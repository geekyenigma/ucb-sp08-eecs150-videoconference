==> flow/design.v <==
`timescale 1ns / 1ps
module SDRAMControl(Clock,
                    Reset,
                    Ready,
                    Done,
                    DataValid,
                    ReadRequest,
                    WriteRequest,
                    OutputEnable,
                    WriteData,
                    Address,
                    Mask,
                    RAM_CLK,
                    RAM_CLKE,
                    RAM_DQMH,
                    RAM_DQML,
                    RAM_CS_,
                    RAM_RAS_,
                    RAM_CAS_,
                    RAM_WE_,
                    RAM_BA,
                    RAM_A,
                    RAM_DQ,
						  CurrentState);
    input           Clock;
    input           Reset;
    output reg      Ready;
    output reg      Done;
    output reg      DataValid;
    input           ReadRequest;
    input           WriteRequest;
    input           OutputEnable;
    input   [31:0]  WriteData;
    input   [23:0]  Address;
    input           Mask;
    output             RAM_CLK;
    output             RAM_CLKE;
    output reg         RAM_DQMH;
    output reg         RAM_DQML;
    output reg         RAM_CS_;
    output reg         RAM_RAS_;
    output reg         RAM_CAS_;
    output reg         RAM_WE_;
    output reg [1:0]   RAM_BA;
    output reg [12:0]  RAM_A;
    inout   [31:0]  RAM_DQ;
    output reg [4:0] CurrentState;	
    wire    [12:0]  RowAddr;
    wire    [1:0]   BankAddr;
    wire    [8:0]   ColAddr;
	 reg     [31:0]  TimerIN;
    wire            TimerRSLT;
    assign {RowAddr, BankAddr, ColAddr} = Address;
    assign RAM_CLK = ~Clock;
    assign RAM_CLKE = 1'b1;
    assign RAM_DQ = OutputEnable ? WriteData : 32'bz;
	 parameter 	INITIAL =		5'b00000,
					PRECHARGE =		5'b00001,
					RFC1 =			5'b00010,
					REFRESH1 =		5'b00011,
					REFRESH2 =		5'b00100,
					IDLE =			5'b00101,
					RACTIVE =		5'b00110,
					READCOL =		5'b00111,
					CASWAIT =		5'b01000,
					READSTATE =		5'b01001,
					WACTIVE =		5'b01011,
					WRITECOL =		5'b01100,
					WRITESTATE =	5'b01101,
					WRITEWAIT =		5'b01110,
					INITIAL1 =		5'b11111,
					RFC2 =			5'b11110,
					LOADMODE =		5'b11101,
					Com_NOP				=	4'b0111,
					Com_PRECHARGE		=	4'b0010,
					Com_AUTOREFRESH	=	4'b0001,
					Com_LOADMODEREG	=	4'b0000,
					Com_ACTIVE			=  4'b0011,
					Com_READ				=	4'b0101,
					Com_WRITE			=	4'b0010;
	 Timer myTimer(  .Clock(Clock),   .In(TimerIN),
                    .Out(TimerRSLT)               );	 
	always @(posedge Clock) begin
		if (Reset) begin
			CurrentState <= INITIAL;
			TimerIN = 32'd2800;
			{Ready, Done, DataValid} = 3'b0;
			{RAM_CS_, RAM_RAS_, RAM_CAS_, RAM_WE_} = Com_NOP;
		end else begin
			case (CurrentState)
				INITIAL: begin
					if (TimerRSLT) begin
						CurrentState = PRECHARGE;
					end
					{RAM_CS_, RAM_RAS_, RAM_CAS_, RAM_WE_} = Com_NOP;
				end
				PRECHARGE: begin
					CurrentState = REFRESH1;
					{RAM_CS_, RAM_RAS_, RAM_CAS_, RAM_WE_} = Com_PRECHARGE;
				end
				REFRESH1: begin
					TimerIN = 32'd215;
					CurrentState = RFC1;
					{RAM_CS_, RAM_RAS_, RAM_CAS_, RAM_WE_} = Com_AUTOREFRESH;				
				end
				RFC1: begin
					if (TimerRSLT) begin
						TimerIN = 0;
						CurrentState = REFRESH2;
					end
					{RAM_CS_, RAM_RAS_, RAM_CAS_, RAM_WE_} = Com_NOP;					
				end
				REFRESH2: begin
					TimerIN = 32'd215;
					CurrentState = RFC2;
					{RAM_CS_, RAM_RAS_, RAM_CAS_, RAM_WE_} = Com_AUTOREFRESH;				
				end
				RFC2: begin
					if (TimerRSLT) begin
						TimerIN = 0;
						CurrentState = LOADMODE;
					end
					{RAM_CS_, RAM_RAS_, RAM_CAS_, RAM_WE_} = Com_NOP;					
				end
				LOADMODE: begin
					CurrentState = IDLE;
					{RAM_CS_, RAM_RAS_, RAM_CAS_, RAM_WE_} = Com_LOADMODEREG;
				end
				IDLE: begin
					if (ReadRequest) begin
						CurrentState = RACTIVE;
					end else if (WriteRequest) begin
						CurrentState = WACTIVE;
					end
					Ready = 1'b1;
					DataValid = 1'b0;
					Done = 1'b0;
					{RAM_CS_, RAM_RAS_, RAM_CAS_, RAM_WE_} = Com_NOP;
				end
				RACTIVE: begin
					CurrentState = READCOL;
					Ready = 1'b0;
					{RAM_CS_, RAM_RAS_, RAM_CAS_, RAM_WE_} = Com_ACTIVE;
					RAM_A = RowAddr;
					RAM_BA = BankAddr;
					RAM_DQML = 1'b0;
					RAM_DQMH = 1'b0;
				end
				READCOL: begin
					CurrentState = CASWAIT;
					{RAM_CS_, RAM_RAS_, RAM_CAS_, RAM_WE_} = Com_READ;
					RAM_A = {4'b0, ColAddr};
					RAM_BA = BankAddr;
				end
				CASWAIT: begin
					CurrentState = READSTATE;
					TimerIN = 32'd8;
					{RAM_CS_, RAM_RAS_, RAM_CAS_, RAM_WE_} = Com_NOP;
				end
				READSTATE: begin
					if (TimerRSLT) begin
						CurrentState = IDLE;
						Done = 1'b1;
					end
					DataValid = 1'b1;
					{RAM_CS_, RAM_RAS_, RAM_CAS_, RAM_WE_} = Com_NOP;
				end
				WACTIVE: begin
					CurrentState = WRITECOL;
					Ready = 1'b0;
					{RAM_CS_, RAM_RAS_, RAM_CAS_, RAM_WE_} = Com_ACTIVE;
					RAM_A = RowAddr;
					RAM_BA = BankAddr;
					RAM_DQML = 1'b0;
					RAM_DQMH = 1'b0;
				end
				WRITECOL: begin
					CurrentState = WRITESTATE;
					TimerIN = 32'd7;
					{RAM_CS_, RAM_RAS_, RAM_CAS_, RAM_WE_} = Com_WRITE;
					RAM_A = {4'b0010, ColAddr};
					RAM_BA = BankAddr;
				end
				WRITESTATE: begin
					if (TimerRSLT) begin
						CurrentState = WRITEWAIT;
						TimerIN = 32'd2;
					end
					{RAM_CS_, RAM_RAS_, RAM_CAS_, RAM_WE_} = Com_NOP;
				end
				WRITEWAIT: begin
					if (TimerRSLT) begin
						CurrentState = IDLE;
					end
					{RAM_CS_, RAM_RAS_, RAM_CAS_, RAM_WE_} = Com_NOP;
				end
			endcase
		end
	end
endmodule
`timescale 1ns / 1ps
module Timer(Clock, In, Out);
	input Clock;
	input [31:0] In;
	output reg Out;
	reg [31:0] Current;
	always @ (posedge Clock) begin
		Current = (Current != 32'b0) ? (Current - 1) : 32'b0;
		Out = (Current == 32'b0) ? 1'b1 : 1'b0;
	end
	always @ (In) begin
		Current = In;
		Out = 1'b0;
	end
endmodule
; ---- Step by step through the tools: SDRAMControl
; The steps from the RTL of SDRAMControl to its reports follow in flow order.
; Line numbers count from 1 in the design file above.
; Library cell names are shortened.
; A cell with - has no value.
[design]
design = SDRAMControl
clk_port = Clock
library = sky130hd
corner = tt_025C_1v80

; ---- Elaborated design
; Yosys after proc, flatten, opt, wreduce and memory -nomap, before mapping. Memory bits, and registers merged into a memory's read port (data or address), are not among the register bits. Print and check cells are not counted. Equal cells are merged and count once.
[op_classes]
n_eq = 16
mux = 10
bitwise = 2
reduce_logical = 19
[op_table]
columns = cell, count
row1 = 5-bit parallel mux with 10-bit select, 1
row2 = 13-bit parallel mux with 3-bit select, 1
row3 = 32-bit 2-to-1 mux, 1
row4 = 5-bit by 4-bit == test with 1-bit output (second input constant), 6
row5 = 5-bit by 3-bit == test with 1-bit output (second input constant), 4
row6 = 13-bit OR reduction, 1
row7 = 12-bit OR reduction, 1
row8 = 10-bit nonzero test, 1
row9 = 2-bit nonzero test, 5
row10 = 5-bit by 2-bit == test with 1-bit output (second input constant), 2
row11 = 5-bit == test (second input constant), 2
row12 = 5-bit 2-to-1 mux, 2
row13 = 1-bit parallel mux with 2-bit select, 5
row14 = 9-bit OR reduction, 1
row15 = 4-bit OR reduction, 2
row16 = 7-bit OR reduction, 1
row17 = 2-bit AND reduction, 3
row18 = 5-bit by 1-bit == test with 1-bit output (second input constant), 1
row19 = 5-bit zero test, 1
row20 = 3-bit inequality test (second input constant), 1
row21 = 3-bit nonzero test, 1
row22 = 3-bit OR reduction, 1
row23 = 1-bit inverter, 2
row24 = 2-bit OR reduction, 1
[word_totals]
regBits = 25
inputBits = 62
output_inout_bits = 63
word_cells = 55

; ---- Logic depth
; Depth = most cells in a row (Yosys ltp): at word level without a register or memory, in the mapped netlist without a sequential cell, where the memories' decode and read muxes count.
[logic_depth]
ltp_word = 4
abc_area = 0
mapped_depth = 6

; ---- After synthesis
; Yosys stat after the flow's synthesis: flattened, memories mapped to cells. It holds for the ABC_AREA given above (unset counts as 0); a run with the other value may have another netlist.
; Totals and module areas in this step are rounded.
[by_type]
columns = cell_type, count, area_total_um2
row1 = edfxtp_1, 15, 450.432
row2 = buf_4, 37, 277.766
row3 = dfxtp_1, 10, 200.192
row4 = mux2_4, 6, 90.086
row5 = nor2_1, 18, 67.565
row6 = a21oi_1, 9, 45.043
row7 = o21ai_0, 9, 45.043
row8 = nand2b_1, 7, 43.792
row9 = nor3_1, 8, 40.038
row10 = inv_1, 10, 37.536
row11 = mux2_2, 3, 33.782
row12 = a2111oi_0, 3, 26.275
row13 = clkbuf_1, 7, 26.275
row14 = a211oi_1, 3, 22.522
row15 = o31ai_1, 3, 22.522
row16 = nor2b_1, 3, 18.768
row17 = o22ai_1, 3, 18.768
row18 = o32ai_1, 2, 17.517
; Not listed: further types 24, cells in them 38.
[synth_totals]
mapped_cells = 194
yosys_area_mm2 = 0.001732
flip_flops = 25
buffers = 49
; By module: a second synthesis without flattening, with its own total; a netlist apart from the flattened one above.
[unflattened]
hier_cells = 249
hier_area_mm2 = 0.002212
; Rows give one instance, submodules left out.
[modules]
columns = mod, instances, cells, mod_area_mm2, mod_seq_area_mm2
row1 = SDRAMControl, 1, 247, 0.002201, 0.0007707
row2 = Timer, 1, 2, 0.0000113, 0

; Design SDRAMControl on sky130hd. What follows are 2 stored runs of the flow, each under its own settings; their order means nothing. The constraints put input and output delay at 20% of the set period each and load the outputs with 0.01 pF.
; "total_power_mw" is the tool's figure for a default switching activity; nothing was simulated.
; The measured numbers are rounded.

[stored run 1: settings]
period_ns = 2.38
CORE_UTILIZATION = 30
CAP_MARGIN = 20
CORE_MARGIN = 2
SLEW_MARGIN = 20
[stored run 1: results]
synthArea_mm2 = 0.001732
finalCellArea_mm2 = 0.002146
total_power_mw = 1.672
fin_ws_ns = 0.123
total_negative_slack_ns = 0.000
timing.hold.ws_ns = 0.502
design_die_area_mm2 = 0.006396
utilization_frac = 0.387

[stored run 2: settings]
period_ns = 1.59
CORE_UTILIZATION = 59
SETUP_SLACK_MARGIN = 0.34
HOLD_SLACK_MARGIN = 0.11
CORE_ASPECT_RATIO = 0.54
CELL_PAD_IN_SITES_DETAIL_PLACEMENT = 1
ABC_AREA = 1
CTS_CLUSTER_DIAMETER = 106
CAP_MARGIN = 0
MIN_ROUTING_LAYER = met1
CORE_MARGIN = 2
SLEW_MARGIN = 20
[stored run 2: results]
outcome = unfinished; error DPL-0033 in placement
