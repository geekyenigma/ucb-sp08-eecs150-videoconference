==> flow/design.v <==
`timescale 1ns / 1ps
module AddressCounter(  Clock,
                        Reset,
                        AddressOut,
                        Count,
                        Bank,
								row,
								col);
    input               Clock;
    input               Reset;
    output      [23:0]  AddressOut;
    input               Count;
    input       [1:0]   Bank;
	output [12:0] row;
	output [8:0] col;
	 reg			[12:0]	row;
	 reg			[8:0]		col;
	 always @(posedge Clock) begin
		if (Reset) begin
			row = 12'b000000000000;
			col = 9'b000000000;
		end
		else if (Count) begin
			if (col == 199) begin
				col = 9'b000000000;
				row = row+1;
			end
			else begin
				col = col+1;
			end
		end
	 end
endmodule
== Tool chain data of AddressCounter ==
Tool output for the design above, in the order of the flow.
Lines are those of the file above, counted from 1.
Operators carry their Yosys type and port widths (W data, S select, Z words).
Cell names lack the library's common part.
A cell with - has no value.
Inputs
  design top: AddressCounter
  clock port: Clock
  standard-cell library: sky130hd
  library corner: tt_025C_1v80

== Elaborated design ==
Counts by Yosys on the flattened word-level netlist (proc, flatten, opt, wreduce; memories kept). Register bits leave out memories and registers merged into their read ports (data or address); mux counts leave out enables and synchronous resets folded into registers. Print and check cells are left out. Cells with the same type and inputs are merged into one.
Cells by class
  muxes and demuxes: 1
  $add $sub $neg: 2
  reduce/logical cells: 1
  equal/unequal tests: 1
Operators with widths (count)
  $add A13 B1 Y13 const B: 1
  $add A9 B1 Y9 const B: 1
  $eq A9 B8 Y1 const B: 1
  $mux W9: 1
  $reduce_and A2 Y1: 1
Word-level totals
  input bits: 5
  output and inout bits: 46
  register bits after elaboration: 22

== Depth ==
Depth = most cells in a row (Yosys ltp): at word level without a register or memory, in the mapped netlist without a sequential cell, where the memories' decode and read muxes count.
Logic depth
  word-level depth: 2
  ABC_AREA: 0
  mapped depth: 6

== Mapped cells and area ==
Yosys stat after the flow's synthesis: flattened, memories mapped to cells. It holds for the ABC_AREA given above (unset counts as 0); a run with the other value may have another netlist.
Mapped netlist
  area of sequential cells: 440.4 um^2
  flip-flop cells: 22
  cell area after synthesis: 1174.9 um^2
  cell count: 141
Cells by type
  dfxtp_1: count 22, area in all 440.422 um^2
  buf_4: count 24, area in all 180.173 um^2
  xnor2_1: count 9, area in all 78.826 um^2
  nor2_1: count 16, area in all 60.058 um^2
  a21oi_1: count 8, area in all 40.038 um^2
  o21ai_0: count 8, area in all 40.038 um^2
  or3_1: count 6, area in all 37.536 um^2
  nand3_1: count 7, area in all 35.034 um^2
  nand2_1: count 7, area in all 26.275 um^2
  xor2_1: count 3, area in all 26.275 um^2
  ha_1: count 2, area in all 25.024 um^2
  nand4_1: count 4, area in all 25.024 um^2
  or4_4: count 2, area in all 22.522 um^2
  mux2i_1: count 2, area in all 20.019 um^2
  nor4_1: count 3, area in all 18.768 um^2
  nand4b_1: count 2, area in all 17.517 um^2
  nor3_1: count 3, area in all 15.014 um^2
  clkbuf_1: count 3, area in all 11.261 um^2
Other cell types: 8; their cells: 10.

== Path before layout ==
Source: OpenSTA report_checks on the synthesized netlist (no wires, ideal clock, input and output delay 20% of the period each), path of least setup slack; recovery checks are left aside. Register names are those of the netlist, which keeps one name where synthesis merged equal registers.
Path post-synthesis
  path type: input to register
  start: in Count
  end: reg row[12]
  period: 3.17 ns
  path delay: 1.631 ns
  buffers on the path: 2
  arrival: 2.195 ns
  stages: 6
  external input delay: 0.634 ns
  required time: 3.100 ns
  slack: 0.905 ns
  period reached after synthesis: 2.265 ns
"path delay" = arrival - input delay + setup time.
"stages": output pins that drive a net of the path, with the launching flip-flop's if there is one; two outputs of one cell count as two.
"period reached after synthesis" = period - worst setup slack (recovery checks aside). The figure is calculated, with input and output delays left at 20% of the set period.
Between the ends stands the longest chain of elaborated cells between them, by number of cells; it is not shown to be the way that was timed. Of several equally long chains one is given.
A line is the first line of the expression or statement that the cell stems from. Yosys adds cells for indexed reads and writes and turns some case tables into memories.
Between the ends, post-synthesis
  cells stage by stage: clkbuf_1 > nand3_1 > or4_1 > clkbuf_2 > or3_1 > a21oi_1
  cells in the longest elaborated chain: 1
  elaborated cells between the ends (all ways): 1
  RTL lines with such cells: 0
  those cells by class: 1 x reduce/logical
RTL lines, path post-synthesis
  start: declaration: RTL line 12  | input               Count;
  $reduce_and A2 Y1
  end: assignment: RTL line 20  | row = 12'b000000000000;
  end: assignment: RTL line 26  | row = row+1;
  end: declaration: RTL line 14  | output [12:0] row;

== Timing after layout ==
Path of least setup slack in the final report of run 2 (OpenROAD, finished layout, wires in). Where an end is a register, its clock arrival counts in the times.
Path after layout
  path type: register to register
  start: reg col[3]
  end: reg row[7]
  arrival: 2.12 ns
  period: 1.3 ns
  stages: 5
  slack: -0.61 ns
  required time: 1.51 ns
  buffers on the path: 0
Between the ends stands the longest chain of elaborated cells between them, by number of cells; it is not shown to be the way that was timed. Of several equally long chains one is given.
A register here has more assigning lines than the two given.
Between the ends, after layout
  cells stage by stage: dfxtp_4 > or4_4 > or4_4 > or3_1 > a21oi_1
  cells in the longest elaborated chain: 2
  elaborated cells between the ends (all ways): 2
  RTL lines with such cells: 1
  those cells by class: 1 x eq/ne; 1 x reduce/logical
RTL lines, path after layout
  start: declaration: RTL line 15  | output [8:0] col;
  start: assignment: RTL line 21  | col = 9'b000000000;
  start: assignment: RTL line 29  | col = col+1;
  $eq A9 B8 Y1: RTL line 24  | if (col == 199) begin
  $reduce_and A2 Y1
  end: assignment: RTL line 20  | row = 12'b000000000000;
  end: assignment: RTL line 26  | row = row+1;
  end: declaration: RTL line 14  | output [12:0] row;

2 stored runs of AddressCounter in the flow (synthesis by Yosys, layout by OpenROAD, sky130hd cells), in arbitrary order. Constraints: input delay and output delay 20% of the set period each, output load 0.01 pF.
"achieved clock period (ns)": clock period set for the run, less the worst setup slack. It is reckoned from that one timing run; input and output delays stay at 20% of the period that was set.
By "worst setup path time (ns)" is meant the share of the clock period that the worst setup path is allowed (20% is reserved at inputs, 20% at outputs), minus its slack. Clock arrival times at its registers enter into it.
"finish__power__total": no workload was simulated; the value follows from the tool's default switching activity.

Flow files of run 1
==> flow/run.sh <==
#!/bin/bash
# the make line also repeats the synthesis and layout settings of config.mk as NAME=value (left out here)
make -C /OpenROAD-flow-scripts/flow DESIGN_CONFIG=/design/flow/config.mk WORK_HOME=/design/flow/orfs CLKGATE_MAP_FILE= finish
==> flow/config.mk <==
export PLATFORM = sky130hd
export DESIGN_NAME = AddressCounter
export DESIGN_NICKNAME = AddressCounter
export VERILOG_FILES = /design/flow/design.v
export SDC_FILE = /design/flow/constraint.sdc
export NUM_CORES = 4
export LEC_CHECK = 0
export ABC_AREA = 0
export CAP_MARGIN = 20
export CELL_PAD_IN_SITES_GLOBAL_PLACEMENT = 3
export CORE_ASPECT_RATIO = 0.5
export CORE_MARGIN = 2
export CORE_UTILIZATION = 42
export GPL_TIMING_DRIVEN = 0
export MAX_ROUTING_LAYER = met4
export PLACE_DENSITY_LB_ADDON = 0.17
export SETUP_SLACK_MARGIN = 0.37
export SLEW_MARGIN = 20
export TNS_END_PERCENT = 90
==> flow/constraint.sdc <==
create_clock -name core_clock -period 3.3 [get_ports {Clock}]
set_input_delay 0.6600 -clock core_clock [delete_from_list [all_inputs] [get_ports {Clock}]]
set_output_delay 0.6600 -clock core_clock [all_outputs]
set_load 0.01 [all_outputs]

report of run 1: did not finish, place, FLW-0024

Flow files of run 2
==> flow/run.sh <==
#!/bin/bash
# the make line also repeats the synthesis and layout settings of config.mk as NAME=value (left out here)
make -C /OpenROAD-flow-scripts/flow DESIGN_CONFIG=/design/flow/config.mk WORK_HOME=/design/flow/orfs CLKGATE_MAP_FILE= finish
==> flow/config.mk <==
export PLATFORM = sky130hd
export DESIGN_NAME = AddressCounter
export DESIGN_NICKNAME = AddressCounter
export VERILOG_FILES = /design/flow/design.v
export SDC_FILE = /design/flow/constraint.sdc
export NUM_CORES = 4
export LEC_CHECK = 0
export ABC_AREA = 0
export CAP_MARGIN = 20
export CELL_PAD_IN_SITES_DETAIL_PLACEMENT = 0
export CORE_MARGIN = 2
export CORE_UTILIZATION = 29
export CTS_CLUSTER_DIAMETER = 223
export GPL_TIMING_DRIVEN = 1
export PLACE_DENSITY = 0.93
export SLEW_MARGIN = 20
export TNS_END_PERCENT = 10
==> flow/constraint.sdc <==
create_clock -name core_clock -period 1.3 [get_ports {Clock}]
set_input_delay 0.2600 -clock core_clock [delete_from_list [all_inputs] [get_ports {Clock}]]
set_output_delay 0.2600 -clock core_clock [all_outputs]
set_load 0.01 [all_outputs]

report of run 2
yosys chip area after synthesis (um^2): 1174.9
finish__design__die__area: 4576.5
finish__design__instance__area__stdcell: 1714.1
finish__design__instance__utilization: 0.4348
finish__timing__setup__ws: -0.611
finish__timing__setup__tns: -8.727
finish__timing__hold__ws: 0.511
finish__power__total: 1.292e-03
achieved clock period (ns): 1.911
worst setup path time (ns): 1.91
worst setup path kind: register to register
