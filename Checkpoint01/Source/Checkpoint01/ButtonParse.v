==> flow/design.v <==
module ButtonParse(In, Out, Clock, Reset, Enable);
	parameter		width =			1,
				edgewidth =		3,
				edgeupwidth =		2,
				debwidth =		16,
				debsimwidth =		4,
				edgetype =		0,
				related =		1,
				enableedge =		0;
	input	[width-1:0]	In;
	output	[width-1:0]	Out;
	input			Clock, Reset, Enable;
	wire	[width-1:0]	Debounced;
	wire	[width-1:0]	Half;
	genvar			i;
	generate for (i = 0; i < width; i = i + 1) begin:BP
			Debouncer	#(	.width(			debwidth),
						.simwidth(		debsimwidth))
					D(	.In(			In[i] & (related ? ~|(Half & ~(1 << i)) : 1'b1)),
						.Out(			Debounced[i]),
						.Clock(			Clock),
						.Reset(			Reset),
						.Enable(		Enable),
						.Half(			Half[i]));
			if (edgetype != 3) begin
				EdgeDetect	#(	.width(		edgewidth),
							.upwidth(	edgeupwidth),
							.type(		edgetype))
						ED(	.In(		Debounced[i]),
							.Out(		Out[i]),
							.Clock(		Clock),
							.Reset(		Reset),
							.Enable(	enableedge ? 1'b1 : Enable));
			end
			else begin
				assign	Out[i] =			Debounced[i];
			end
		end
	endgenerate
endmodule
module	Debouncer(In, Out, Clock, Reset, Enable, Half);
	parameter		width =			16,
				simwidth =		4;
	input			Clock, Reset, Enable;
	input			In;
	output			Out;
	output			Half;
	reg			Out;
	reg	[simwidth-1:0]	Count;
	assign	Half =				Count[simwidth-1];
	initial Count = 0;
	always @ (posedge Clock) begin
		if (Reset) Count <=						0;
		else if (Enable) begin
			if (In && (~&Count)) Count <=				Count + 1;
			else if (~In && |Count) Count <=			Count - 1;
		end
	end
	always @ (posedge Clock) begin
		if (Reset) Out <=						In;
		else if (Enable) begin
			if (&Count) Out <=					1;
			else if (~|Count) Out <=				0;
		end
	end
endmodule
module EdgeDetect(In, Out, Clock, Reset, Enable);
	parameter		width = 		3,
				upwidth = 		2,
				type =			0;
	input			In;
	output			Out;
	input			Clock, Reset, Enable;
	reg	[width-1:0]	Q;
	reg			Out;
	always @ (*) begin
		case (type)
			0:	Out =		(~|(Q[width-1:upwidth])) & (&(Q[upwidth-1:0]));
			1:	Out =		(&(Q[width-1:upwidth])) & (~|(Q[upwidth-1:0]));
			2:	Out =		((~|(Q[width-1:upwidth])) | (&(Q[width-1:upwidth]))) ^ ((~|(Q[upwidth-1:0])) | (&(Q[upwidth-1:0])));
			default:Out =		1'b0;
		endcase
	end
	always @ (posedge Clock) begin
		if (Reset) Q <=			0;
		else if (Enable) Q <=		{Q[width-2:0], In};
	end
endmodule
## Step by step through the tools: ButtonParse

Tool output for the design above, in the order of the flow.
Line numbers count from 1 in the design file above.
Operators carry their Yosys type and port widths (W data, S select, Z words).
Cell names lack the library's common part.
The mark n/a stands for no value.

- Top: ButtonParse
- Clock input: Clock
- Cell library: sky130hd
- Library corner: tt_025C_1v80

## After elaboration

Yosys after proc, flatten, opt, wreduce and memory -nomap, before mapping. Memory bits, and registers merged into a memory's read port (data or address), are not among the register bits. Print and check cells are not counted. Equal cells are merged and count once.

- Bits in registers: 8
- Bits in latches: 0
- Memory bits (writable): 0
- ROM bits: 0
- Clocked read ports x word width: 0
- Memories kept: 0
- Input port bits: 4
- Output and inout bits: 1

- Add/sub/neg operators: 2
- Multiply operators: 0
- Div/mod/pow operators: 0
- Order comparisons: 0
- Equality and inequality tests: 1
- Shifts and indexed selects: 0
- Multiplexer cells: 6
- Bitwise gates (word level): 2
- Reduce/logical cells: 11

Operators with widths:

| cell | count |
|---|---|
| $mux W4 | 2 |
| $reduce_and A2 Y1 | 3 |
| $reduce_bool A2 Y1 | 2 |
| $add A4 B1 Y4 const B | 1 |
| $sub A4 B1 Y4 const B | 1 |
| $reduce_and A4 Y1 | 1 |
| $reduce_or A4 Y1 | 1 |
| $mux W1 | 4 |
| $ne A3 B3 Y1 const B | 1 |
| $logic_and A1 B1 Y1 | 2 |
| $logic_not A1 Y1 | 2 |
| $and A1 B1 Y1 | 1 |
| $not A1 Y1 | 1 |

## Depth

Yosys ltp: most cells in a row. Word level: on the elaborated netlist, between registers, memories and ports. Mapped: between sequential cells and ports; inverters and the memories' decode and read muxes count.

- Depth in word-level cells: 5
- ABC_AREA: 0
- Mapped depth: 7
- Depth with buffers taken out: 7

## Synthesis result

Yosys stat after the flow's synthesis: flattened, memories mapped to cells. It holds for the ABC_AREA given above (unset counts as 0); a run with the other value may have another netlist.

- Cells in the netlist: 49
- Chip area (Yosys): 0.0004454 mm²
- Flip-flop cells: 8
- Buffers: 2

Cell types:

| type | count | total area (µm²) |
|---|---|---|
| dfxtp_1 | 7 | 140.134 |
| mux2i_1 | 4 | 40.038 |
| edfxtp_1 | 1 | 30.029 |
| nand2_1 | 7 | 26.275 |
| ha_1 | 2 | 25.024 |
| a21oi_1 | 4 | 20.019 |
| fa_1 | 1 | 20.019 |
| nor2_1 | 5 | 18.768 |
| a21o_1 | 2 | 15.014 |
| nand3_1 | 3 | 15.014 |
| mux2_1 | 1 | 11.261 |
| mux2_2 | 1 | 11.261 |
| or4_4 | 1 | 11.261 |
| nand3_2 | 1 | 10.01 |
| o21ai_0 | 2 | 10.01 |
| xor2_1 | 1 | 8.758 |
| nand3b_1 | 1 | 7.507 |
| nand4_1 | 1 | 6.256 |

Not listed: further types 4, cells in them 4.
The figures by module come from a second, unflattened synthesis with its own total; it is not the netlist above.

- Cells (unflattened synthesis): 48
- Area total of the unflattened synthesis: 0.0004417 mm²

Rows give one instance, submodules left out.

By module:

| module | instances | cells | area (mm²) |
|---|---|---|---|
| Debouncer | 1 | 37 | 0.0003328 |
| EdgeDetect | 1 | 11 | 0.0001089 |
| ButtonParse | 1 | 0 | 0 |

## Worst setup path after synthesis

OpenSTA on the mapped netlist: ideal clock, no wires. The path of least setup slack (recovery checks aside). Input and output delay are each 20% of the period. Register names are those of the netlist, which keeps one name where synthesis merged equal registers.

- Path kind: register to register
- From: register BP[0].D.Count[0]
- To: register BP[0].D.Count[3]
- Period: 3.0 ns
- Time at the first pin: 0.000 ns
- Arrival time: 1.831 ns
- Data required time: 2.877 ns
- Path slack: 1.046 ns
- Delay of the path: 1.954 ns
- Driving pins on the path: 8
- Buffers on the path: 0
- Period reached after synthesis: 1.954 ns

"delay of the path" = arrival - input delay + setup time.
"driving pins on the path" counts driving pins, that of a launching flip-flop among them; a cell with two outputs on the path counts twice.
"period reached after synthesis" = period - worst setup slack (recovery checks aside). The figure is calculated, with input and output delays left at 20% of the set period.
Between the ends stands the longest chain of elaborated cells between them, by number of cells; it is not shown to be the way that was timed. Of several equally long chains one is given.
A line is the first line of the expression or statement that the cell stems from. Yosys adds cells for indexed reads and writes and turns some case tables into memories.
At most two assigning lines are given for a register; there are more.

- Cell sequence: dfxtp_1 > nand4_1 > nand2_1 > ha_1 > a21o_1 > a21oi_1 > mux2i_1 > mux2_1
- Cells in the longest elaborated chain: 5

Ends and longest elaborated chain, after synthesis:

| item | RTL line | RTL |
|---|---|---|
| start: declaration | 49 | `reg [simwidth-1:0] Count;` |
| start: assignment | 55 | `if (In && (~&Count)) Count <= Count + 1;` |
| start: assignment | 56 | `else if (~In && \|Count) Count <= Count - 1;` |
| $reduce_and A4 Y1 | 55 |  |
| $logic_not A1 Y1 | 55 |  |
| $logic_and A1 B1 Y1 | 55 |  |
| $reduce_bool A2 Y1 | n/a |  |
| $reduce_and A2 Y1 | n/a |  |
| end: assignment | 55 |  |
| end: assignment | 56 |  |
| end: declaration | 49 |  |

Data sheet: physical implementation of ButtonParse

Module ButtonParse, platform sky130hd: 2 stored runs of the flow (Yosys, OpenROAD) with differing settings, in no particular order. Input and output delays are each 20% of the period that was set; the output load is 0.01 pF.
Settings: -- = not set for that run.

| name | stored run 1 | stored run 2 |
|---|---|---|
| period_ns | 2.21 | 3.36 |
| CORE_UTILIZATION | 36 | 49 |
| PLACE_DENSITY | 0.58 | -- |
| CORE_ASPECT_RATIO | 0.72 | -- |
| CELL_PAD_IN_SITES_DETAIL_PLACEMENT | 2 | -- |
| TNS_END_PERCENT | 50 | 60 |
| ABC_AREA | 0 | -- |
| GPL_TIMING_DRIVEN | 0 | -- |
| CTS_CLUSTER_SIZE | 100 | -- |
| SLEW_MARGIN | 30 | 20 |
| MIN_ROUTING_LAYER | met1 | -- |
| CAP_MARGIN | 20 | 5 |
| CORE_MARGIN | 2 | 2 |
| SETUP_SLACK_MARGIN | -- | 0.34 |
| PLACE_DENSITY_LB_ADDON | -- | 0.24 |
| MAX_ROUTING_LAYER | -- | met5 |

Stored run 1: unfinished; error PDN-0185 in floorplanning
Stored run 2: unfinished; error PDN-0185 in floorplanning
